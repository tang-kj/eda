==> flow/design.v <==
module Input_key(en,last_valid,circ,clk,row);
input clk;					 
input  [3:0]row;			 
output [3:0]circ;			 
output [3:0]last_valid;	 
output en;					 
reg en;						
reg [3:0]circ;
reg [3:0]last_valid;
reg [3:0]key;				 
reg [6:0]repeat_times;	 
reg [1:0]col;				 
reg [5:0]null_times;		 
reg [3:0]pre;				 
parameter Col_Wid = 4;			 
parameter Is_Press_Down = 0;	 
parameter Valid_Times =4;		 
always @(posedge clk)
begin
	if(row[0] == Is_Press_Down)	 
	begin
		key = col;
		null_times = 0;
		case(key)
			pre:
				repeat_times = repeat_times+1;
			default: 
				begin 
				repeat_times = 0;
				pre = key;
				end
		endcase
	end
	else if(row[1] == Is_Press_Down) 
	begin
		key = Col_Wid + col;
		null_times = 0;
		case(key)
			pre:
				repeat_times = repeat_times+1;
			default: 
				begin 
				repeat_times = 0;
				pre = key;
				end
		endcase
	end
	else if(row[2] == Is_Press_Down) 
	begin
		key = Col_Wid*2 + col;
		null_times = 0;
		case(key)
			pre:
				repeat_times = repeat_times+1;
			default: 
				begin 
				repeat_times = 0;
				pre = key;
				end
		endcase
	end
	else if(row[3] == Is_Press_Down) 
	begin
		key =Col_Wid*3 + col;
		null_times = 0;
		case(key)
			pre:
				repeat_times = repeat_times+1;
			default: 
				begin 
				repeat_times = 0;
				pre = key;
				end
		endcase
	end
	else	null_times = null_times+1; 
	if(repeat_times >= Valid_Times)
		begin
		en = 1;
		last_valid = key;
		case(key)
		4'b0000: last_valid=4'd12;
		4'b0001: last_valid=4'd11;
		4'b0010: last_valid=4'd10;
		4'b0011: last_valid=4'd0;
		4'b0100: last_valid=4'd15;
		4'b0101: last_valid=4'd9;
		4'b0110: last_valid=4'd8;
		4'b0111: last_valid=4'd7;
		4'b1000: last_valid=4'd15;
		4'b1001: last_valid=4'd6;
		4'b1010: last_valid=4'd5;
		4'b1011: last_valid=4'd4;
		4'b1100: last_valid=4'd15;
		4'b1101: last_valid=4'd3;
		4'b1110: last_valid=4'd2;
		4'b1111: last_valid=4'd1;
		endcase
		end
	if(null_times >= Valid_Times<<1)
	begin
		en = 0;
		repeat_times = 0;
	end
	col = col+1;
	circ = 4'b1111 - (8>>(3-col));
end
endmodule
Reports on Input_key
The steps from the RTL of Input_key to its reports follow in flow order.
Lines are those of the file above, counted from 1.
Operators carry their Yosys type and port widths (W data, S select, Z words).
Cell names lack the library's common part.
{"block": "setup", "top": "Input_key", "clock_port": "clk", "lib": "sky130hd", "pvt_corner": "tt_025C_1v80"}

Word-level counts
Counts by Yosys on the flattened word-level netlist (proc, flatten, opt, wreduce; memories kept). Print and check cells are left out. Cells with the same type and inputs are merged into one.
Memory sizes are those after Yosys's memory passes, which may raise the word count (mostly to a power of two), join words into wider ones and drop unused or constant bits.
{"block": "classes", "n_mux": 24, "div_mod_pow": 0, "addsub": 8, "multipliers": 0, "reduce_and_logical": 1, "bitwise": 0, "shifts": 1, "n_eq": 9, "n_cmp": 2}
{"block": "op_table", "op": "$mux W7", "count": 8}
{"block": "op_table", "op": "$mux W4", "count": 12}
{"block": "op_table", "op": "$shr A4 B32 Y4 const A", "count": 1}
{"block": "op_table", "op": "$mux W6", "count": 4}
{"block": "op_table", "op": "$eq A4 B4 Y1", "count": 3}
{"block": "op_table", "op": "$ne A4 B4 Y1 const B", "count": 3}
{"block": "op_table", "op": "$add A4 B2 Y4 const A", "count": 2}
{"block": "op_table", "op": "$add A7 B1 Y7 const B", "count": 1}
{"block": "op_table", "op": "$ge A7 B3 Y1 const B", "count": 1}
{"block": "op_table", "op": "$add A6 B1 Y6 const B", "count": 1}
{"block": "op_table", "op": "$ge A6 B4 Y1 const B", "count": 1}
{"block": "op_table", "op": "$reduce_and A5 Y1", "count": 1}
{"block": "op_table", "op": "$eq A2 B4 Y1", "count": 1}
{"block": "op_table", "op": "$add A3 B2 Y4 const A", "count": 1}
{"block": "op_table", "op": "$sub A4 B4 Y4 const A", "count": 1}
{"block": "op_table", "op": "$sub A2 B2 Y3 const A", "count": 1}
{"block": "op_table", "op": "$ne A3 B3 Y1 const B", "count": 1}
{"block": "op_table", "op": "$add A2 B1 Y2 const B", "count": 1}
{"block": "op_table", "op": "$ne A2 B2 Y1 const B", "count": 1}
{"block": "bits", "memories": 1, "latchBits": 0, "rom_bits": 64, "reg_bits": 28, "clocked_rd_ports_x_width": 4, "output_inout_bits": 9, "mem_bits_rw": 0}
{"block": "mem_list", "memory": "(no name shown)", "size": 16, "width": 4, "rd": 1, "wr": 0, "line": 81, "source": "case(key)"}

Logic depth
Yosys ltp: most cells in a row. Word level: on the elaborated netlist, between registers, memories and ports. Mapped: between sequential cells and ports; inverters and the memories' decode and read muxes count.
{"block": "depth", "word_depth": 8, "ABC_AREA": 1, "mapped_depth": 13, "depth_no_buf": 13}

Synthesis result
The flow's flattened synthesis, as Yosys stat reports it; memories are mapped. The netlist is that of the ABC_AREA named above (0 if unset); the other value can give another one.
{"block": "synth_totals", "flip_flops": 32, "yosys_area_um2": 1511.4, "mapped_cells": 177}
{"block": "by_type", "cell": "dfxtp_1", "count": 24, "type_area_um2": 480.461}
{"block": "by_type", "cell": "edfxtp_1", "count": 8, "type_area_um2": 240.23}
{"block": "by_type", "cell": "ha_1", "count": 10, "type_area_um2": 125.12}
{"block": "by_type", "cell": "nand2_1", "count": 29, "type_area_um2": 108.854}
{"block": "by_type", "cell": "nor2_1", "count": 21, "type_area_um2": 78.826}
{"block": "by_type", "cell": "inv_1", "count": 19, "type_area_um2": 71.318}
{"block": "by_type", "cell": "a21oi_1", "count": 11, "type_area_um2": 55.053}
{"block": "by_type", "cell": "nand2_2", "count": 8, "type_area_um2": 50.048}
{"block": "by_type", "cell": "nand4_1", "count": 6, "type_area_um2": 37.536}
{"block": "by_type", "cell": "o21ai_1", "count": 6, "type_area_um2": 30.029}
{"block": "by_type", "cell": "xnor2_1", "count": 3, "type_area_um2": 26.275}
{"block": "by_type", "cell": "nand3_1", "count": 5, "type_area_um2": 25.024}
{"block": "by_type", "cell": "inv_2", "count": 6, "type_area_um2": 22.522}
{"block": "by_type", "cell": "nand3_2", "count": 2, "type_area_um2": 20.019}
{"block": "by_type", "cell": "a32oi_1", "count": 2, "type_area_um2": 17.517}
{"block": "by_type", "cell": "or2_0", "count": 2, "type_area_um2": 12.512}
{"block": "by_type", "cell": "nor2_4", "count": 1, "type_area_um2": 11.261}
{"block": "by_type", "cell": "nor3_1", "count": 2, "type_area_um2": 10.01}
Other cell types: 12; their cells: 12.

Worst setup path after synthesis
Path of least setup slack by OpenSTA after synthesis, without wires, with an ideal clock, recovery checks aside; 20% of the period is set as input and as output delay. Where synthesis merged equal registers, the netlist keeps one of their names.
{"block": "synth_path", "path_type": "input to register", "start": "in row[0]", "end": "reg last_valid[1]", "setup_slack_ns": -0.067, "t_required_ns": 1.673, "driving_pins": 9, "path_delay_ns": 1.531, "t_first_pin_ns": 0.366, "setup_ns": 0.157, "arrival_time_ns": 1.740, "input_delay_ns": 0.366, "period_ns": 1.83, "synth_period_reached_ns": 1.897}
"path_delay_ns" is the arrival time less input delay plus setup time.
"driving_pins": output pins that drive a net of the path, with the launching flip-flop's if there is one; two outputs of one cell count as two.
"synth_period_reached_ns" is the clock period less the worst setup slack; recovery checks do not enter. This is arithmetic on one report: input and output delays are still those of the set period (20% each).
Between the ends stands the longest chain of elaborated cells between them, by number of cells; it is not shown to be the way that was timed. Of several equally long chains one is given.
A line is the first line of the expression or statement that the cell stems from. Yosys adds cells for indexed reads and writes and turns some case tables into memories.
A register here has more assigning lines than the two given.
{"block": "synth_between", "path_cell_list": "nand2_1 > nor2_4 > inv_2 > or2_0 > o21ai_1 > inv_1 > ha_1 > or2_2 > a32oi_1", "elab_chain_len": 2}
{"block": "synth_rtl", "element": "start, declared", "line": 3, "source": "input [3:0]row;"}
{"block": "synth_rtl", "element": "$mux W7", "line": 20, "source": "if(row[0] == Is_Press_Down)"}
{"block": "synth_rtl", "element": "$ge A7 B3 Y1", "line": 77, "source": "if(repeat_times >= Valid_Times)"}
{"block": "synth_rtl", "element": "end, assigned", "line": 82, "source": "4'b0000: last_valid=4'd12;"}
{"block": "synth_rtl", "element": "end, assigned", "line": 83, "source": "4'b0001: last_valid=4'd11;"}
{"block": "synth_rtl", "element": "end, declared", "line": 5, "source": "output [3:0]last_valid;"}

Timing after layout
Path of least setup slack in the final report of stored run 1 (OpenROAD, finished layout, wires in). Where an end is a register, its clock arrival counts in the times.
{"block": "layout_path", "path_type": "register to register", "start": "reg pre[1]", "end": "reg last_valid[2]", "t_first_pin_ns": 0.33, "period_ns": 1.67, "arrival_time_ns": 1.83, "setup_ns": 0.28, "setup_slack_ns": -0.09, "t_required_ns": 1.74, "driving_pins": 12}
Between the ends stands the longest chain of elaborated cells between them, by number of cells; it is not shown to be the way that was timed. Of several equally long chains one is given.
A register here has more assigning lines than the two given.
{"block": "layout_between", "path_cell_list": "edfxtp_1 > inv_1 > nand2_2 > nand2_4 > nand4_1 > nand2_2 > nand2_2 > nand2_4 > nand2_2 > nand2_2 > nor2_2 > nand3_4", "elab_chain_len": 7}
{"block": "layout_rtl", "element": "start, declared", "line": 14, "source": "reg [3:0]pre;"}
{"block": "layout_rtl", "element": "start, assigned", "line": 30, "source": "pre = key;"}
{"block": "layout_rtl", "element": "start, assigned", "line": 44, "source": "pre = key;"}
{"block": "layout_rtl", "element": "$eq A4 B4 Y1", "line": 66, "source": "case(key)"}
{"block": "layout_rtl", "element": "$mux W7", "line": 66}
{"block": "layout_rtl", "element": "$mux W7", "line": 62, "source": "else if(row[3] == Is_Press_Down)"}
{"block": "layout_rtl", "element": "$mux W7", "line": 48, "source": "else if(row[2] == Is_Press_Down)"}
{"block": "layout_rtl", "element": "$mux W7", "line": 34, "source": "else if(row[1] == Is_Press_Down)"}
{"block": "layout_rtl", "element": "$mux W7", "line": 20, "source": "if(row[0] == Is_Press_Down)"}
{"block": "layout_rtl", "element": "$ge A7 B3 Y1", "line": 77, "source": "if(repeat_times >= Valid_Times)"}
{"block": "layout_rtl", "element": "end, assigned", "line": 82, "source": "4'b0000: last_valid=4'd12;"}
{"block": "layout_rtl", "element": "end, assigned", "line": 83, "source": "4'b0001: last_valid=4'd11;"}
{"block": "layout_rtl", "element": "end, declared", "line": 5, "source": "output [3:0]last_valid;"}

Subject: Input_key on sky130hd, stored results

Hello all,

Measured data: module Input_key, platform sky130hd, 2 stored runs of the flow under differing settings, order arbitrary. Input and output delays are each 20% of the period that was set; the output load is 0.01 pF.
"clock_period_reached_ns": clock period set for the run, less the worst setup slack. It is reckoned from that one timing run; input and output delays stay at 20% of the period that was set.
"worst_path_time_ns": the worst setup path's part of the clock period (all of it between registers, 20% less for each end at a port) less its slack. A launch clock that arrives late makes it longer, a capture clock that arrives late makes it shorter.
"power_total_uw": no workload was simulated; the value follows from the tool's default switching activity.

Stored run 1
==> flow/run.sh <==
#!/bin/bash
# the make line also repeats the synthesis and layout settings of config.mk as NAME=value (left out here)
make -C /OpenROAD-flow-scripts/flow DESIGN_CONFIG=/design/flow/config.mk WORK_HOME=/design/flow/orfs CLKGATE_MAP_FILE= finish
==> flow/config.mk <==
export PLATFORM = sky130hd
export DESIGN_NAME = Input_key
export DESIGN_NICKNAME = Input_key
export VERILOG_FILES = /design/flow/design.v
export SDC_FILE = /design/flow/constraint.sdc
export NUM_CORES = 4
export LEC_CHECK = 0
export ABC_AREA = 1
export CAP_MARGIN = 20
export CORE_ASPECT_RATIO = 0.74
export CORE_MARGIN = 2
export CORE_UTILIZATION = 64
export CTS_CLUSTER_SIZE = 20
export HOLD_SLACK_MARGIN = -0.07
export PLACE_DENSITY_LB_ADDON = 0.07
export SETUP_SLACK_MARGIN = 0.32
export SLEW_MARGIN = 20
export TNS_END_PERCENT = 15
==> flow/constraint.sdc <==
create_clock -name core_clock -period 1.67 [get_ports {clk}]
set_input_delay 0.3340 -clock core_clock [delete_from_list [all_inputs] [get_ports {clk}]]
set_output_delay 0.3340 -clock core_clock [all_outputs]
set_load 0.01 [all_outputs]

==> results of stored run 1, as JSON <==
{
  "worst_path_time_ns": 1.76,
  "critical_path_type": "register to register",
  "power_total_uw": 1375,
  "clock_period_reached_ns": 1.760,
  "synthArea_um2": 1511.4,
  "post_route_stdcell_area_um2": 2054.5,
  "timing.setup.tns_ns": -0.383,
  "timing.setup.ws_ns": -0.090,
  "design_die_area_um2": 2770.7
}

Stored run 2
==> flow/run.sh <==
#!/bin/bash
# the make line also repeats the synthesis and layout settings of config.mk as NAME=value (left out here)
make -C /OpenROAD-flow-scripts/flow DESIGN_CONFIG=/design/flow/config.mk WORK_HOME=/design/flow/orfs CLKGATE_MAP_FILE= finish
==> flow/config.mk <==
export PLATFORM = sky130hd
export DESIGN_NAME = Input_key
export DESIGN_NICKNAME = Input_key
export VERILOG_FILES = /design/flow/design.v
export SDC_FILE = /design/flow/constraint.sdc
export NUM_CORES = 4
export LEC_CHECK = 0
export CAP_MARGIN = 20
export CELL_PAD_IN_SITES_GLOBAL_PLACEMENT = 0
export CORE_MARGIN = 2
export CORE_UTILIZATION = 45
export CTS_CLUSTER_DIAMETER = 160
export CTS_CLUSTER_SIZE = 83
export GPL_TIMING_DRIVEN = 1
export MAX_ROUTING_LAYER = met5
export MIN_ROUTING_LAYER = met1
export PLACE_DENSITY = 0.61
export SLEW_MARGIN = 20
==> flow/constraint.sdc <==
create_clock -name core_clock -period 1.97 [get_ports {clk}]
set_input_delay 0.3940 -clock core_clock [delete_from_list [all_inputs] [get_ports {clk}]]
set_output_delay 0.3940 -clock core_clock [all_outputs]
set_load 0.01 [all_outputs]

==> results of stored run 2, as JSON <==
{
  "worst_path_time_ns": 1.94,
  "critical_path_type": "register to register",
  "power_total_uw": 1505,
  "clock_period_reached_ns": 1.938,
  "synthArea_um2": 1609.0,
  "post_route_stdcell_area_um2": 2122.0,
  "timing.setup.tns_ns": 0.000,
  "timing.setup.ws_ns": 0.032,
  "design_die_area_um2": 4069.8
}

Thanks
