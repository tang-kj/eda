==> flow/design.v <==
module Divide_double_ntimes(div,clk);
	output reg div;
	input clk;
	reg[17:0]cnt1;
	parameter ntimes = 18'b011000001101010000;
	always @(posedge clk)
	begin
		if(cnt1== ntimes )
			begin 
			div = ~div;
			cnt1 <= 0;
			end
		else
			begin cnt1<=cnt1+1;end
	end
endmodule
# Reports on Divide_double_ntimes
# The steps from the RTL of Divide_double_ntimes to its reports follow in flow order.
# Lines are those of the file above, counted from 1.
# Operators: Yosys type, input widths -> output width; for muxes data width and select width s.
# Cell names lack the library's common part.
# A cell with n/a has no value.
[design] design="Divide_double_ntimes" clock_port="clk" library="sky130hd" lib_corner="tt_025C_1v80"

# Word-level counts
# Source: Yosys, flattened and elaborated, memories not mapped. Widths are those after wreduce; folded enables and synchronous resets count as part of the registers. Registers that Yosys merges into a memory's read port (data or address) are not register bits. Print and check cells do not count. Equal cells are merged and count once.
[classes] add_sub_neg=1 eq_ne=1 bitwise=1
[ops] operator="$add 18x1->18 const B" n=1
[ops] operator="$eq 18x17->1 const B" n=1
[ops] operator="$not 1->1" n=1
[word_totals] register_bits=19 input_bits=1 output_inout_bits=1 wordCells=5

# Depth
# Yosys ltp: most cells in a row. Word level: on the elaborated netlist, between registers, memories and ports. Mapped: between sequential cells and ports; inverters and the memories' decode and read muxes count.
[logic_depth] word_depth=1 ABC_AREA=1 mapped_depth=9 ltp_nobuf=9

# Netlist
# Yosys stat after the flow's synthesis: flattened, memories mapped to cells. It holds for the ABC_AREA given above (unset counts as 0); a run with the other value may have another netlist.
# Totals and module areas in this step are rounded.
[mapped] mapped_cells=167 mapped_area_um2=1080 seq_area_um2=390 ff_cells=19 buf_cells=0
[by_type] cell_type="dfxtp_1" n=18 type_area_um2=360.346
[by_type] cell_type="nand2_1" n=45 type_area_um2=168.912
[by_type] cell_type="inv_1" n=34 type_area_um2=127.622
[by_type] cell_type="nor2_1" n=31 type_area_um2=116.362
[by_type] cell_type="xor2_1" n=10 type_area_um2=87.584
[by_type] cell_type="nand3_1" n=7 type_area_um2=35.034
[by_type] cell_type="edfxtp_1" n=1 type_area_um2=30.029
[by_type] cell_type="ha_1" n=2 type_area_um2=25.024
[by_type] cell_type="nand4_1" n=4 type_area_um2=25.024
[by_type] cell_type="nand3_2" n=2 type_area_um2=20.019
[by_type] cell_type="a21oi_1" n=3 type_area_um2=15.014
[by_type] cell_type="nand2_2" n=2 type_area_um2=12.512
[by_type] cell_type="nor2_4" n=1 type_area_um2=11.261
[by_type] cell_type="xnor2_1" n=1 type_area_um2=8.758
[by_type] cell_type="o21bai_1" n=1 type_area_um2=7.507
[by_type] cell_type="nor2_2" n=1 type_area_um2=6.256
[by_type] cell_type="nor4_1" n=1 type_area_um2=6.256
[by_type] cell_type="or2_1" n=1 type_area_um2=6.256
# Not listed: further types 2, cells in them 2.

# Worst setup path after synthesis
# Source: OpenSTA report_checks on the synthesized netlist (no wires, ideal clock, input and output delay 20% of the period each), path of least setup slack; recovery checks are left aside. Register names are those of the netlist, which keeps one name where synthesis merged equal registers.
[synth_timing] kind="reg-to-reg" startpoint="register cnt1[0]" endpoint="register cnt1[14]" tclk_ns=1.6 setup_time_ns=0.114 t_first_pin_ns=0.000 t_arrival_ns=1.117 required_time_ns=1.486 slack_ns=0.370 path_delay_ns=1.231 path_stages=9 path_buffers=0 synth_period_reached_ns=1.23
# "path_delay_ns" is the arrival time less input delay plus setup time.
# "path_stages" counts driving pins, that of a launching flip-flop among them; a cell with two outputs on the path counts twice.
# "synth_period_reached_ns" = period - worst setup slack (recovery checks aside). The figure is calculated, with input and output delays left at 20% of the set period.
# The rows between start and end are the longest chain of elaborated cells between them; the timing report does not say that the signal goes this way. Where chains are equally long, one stands for them.
# A line is the first line of the expression or statement that the cell stems from. Yosys adds cells for indexed reads and writes and turns some case tables into memories.
[synth_between] cell_sequence="dfxtp_1 ha_1 nand3_2 inv_1 nand2_2 nor2_4 nand2_1 nor2_1 nor2_1" elab_chain_len=1 cone_cells=2 lines_between=2 classes_between="add/sub: 1; eq/ne: 1"
[synth_rtl] element="from (decl)" line_no=4 rtl="reg[17:0]cnt1;"
[synth_rtl] element="from (assign)" line_no=11 rtl="cnt1 <= 0;"
[synth_rtl] element="from (assign)" line_no=14 rtl="begin cnt1<=cnt1+1;end"
[synth_rtl] element="$add 18x1->18" line_no=14
[synth_rtl] element="to (assign)" line_no=11
[synth_rtl] element="to (assign)" line_no=14
[synth_rtl] element="to (decl)" line_no=4

FLOW RESULTS
============

Divide_double_ntimes through Yosys and OpenROAD on sky130hd: 2 stored runs, unordered, with their settings. The constraints put input and output delay at 20% of the set period each and load the outputs with 0.01 pF.
[stored run 1] settings: period_ns=2.43, CORE_UTILIZATION=64, PLACE_DENSITY_LB_ADDON=0.23, CELL_PAD_IN_SITES_DETAIL_PLACEMENT=1, TNS_END_PERCENT=45, ABC_AREA=1, GPL_TIMING_DRIVEN=0, CTS_CLUSTER_SIZE=20, CTS_CLUSTER_DIAMETER=107, CAP_MARGIN=20, CORE_MARGIN=2, SLEW_MARGIN=20
[stored run 1] result: did not finish, placement stopped with DPL-0033
[stored run 2] settings: period_ns=2.69, CORE_UTILIZATION=69, PLACE_DENSITY_LB_ADDON=0.06, CORE_MARGIN=10, CELL_PAD_IN_SITES_GLOBAL_PLACEMENT=3, TNS_END_PERCENT=20, CAP_MARGIN=20, SLEW_MARGIN=20
[stored run 2] result: did not finish, placement stopped with FLW-0024
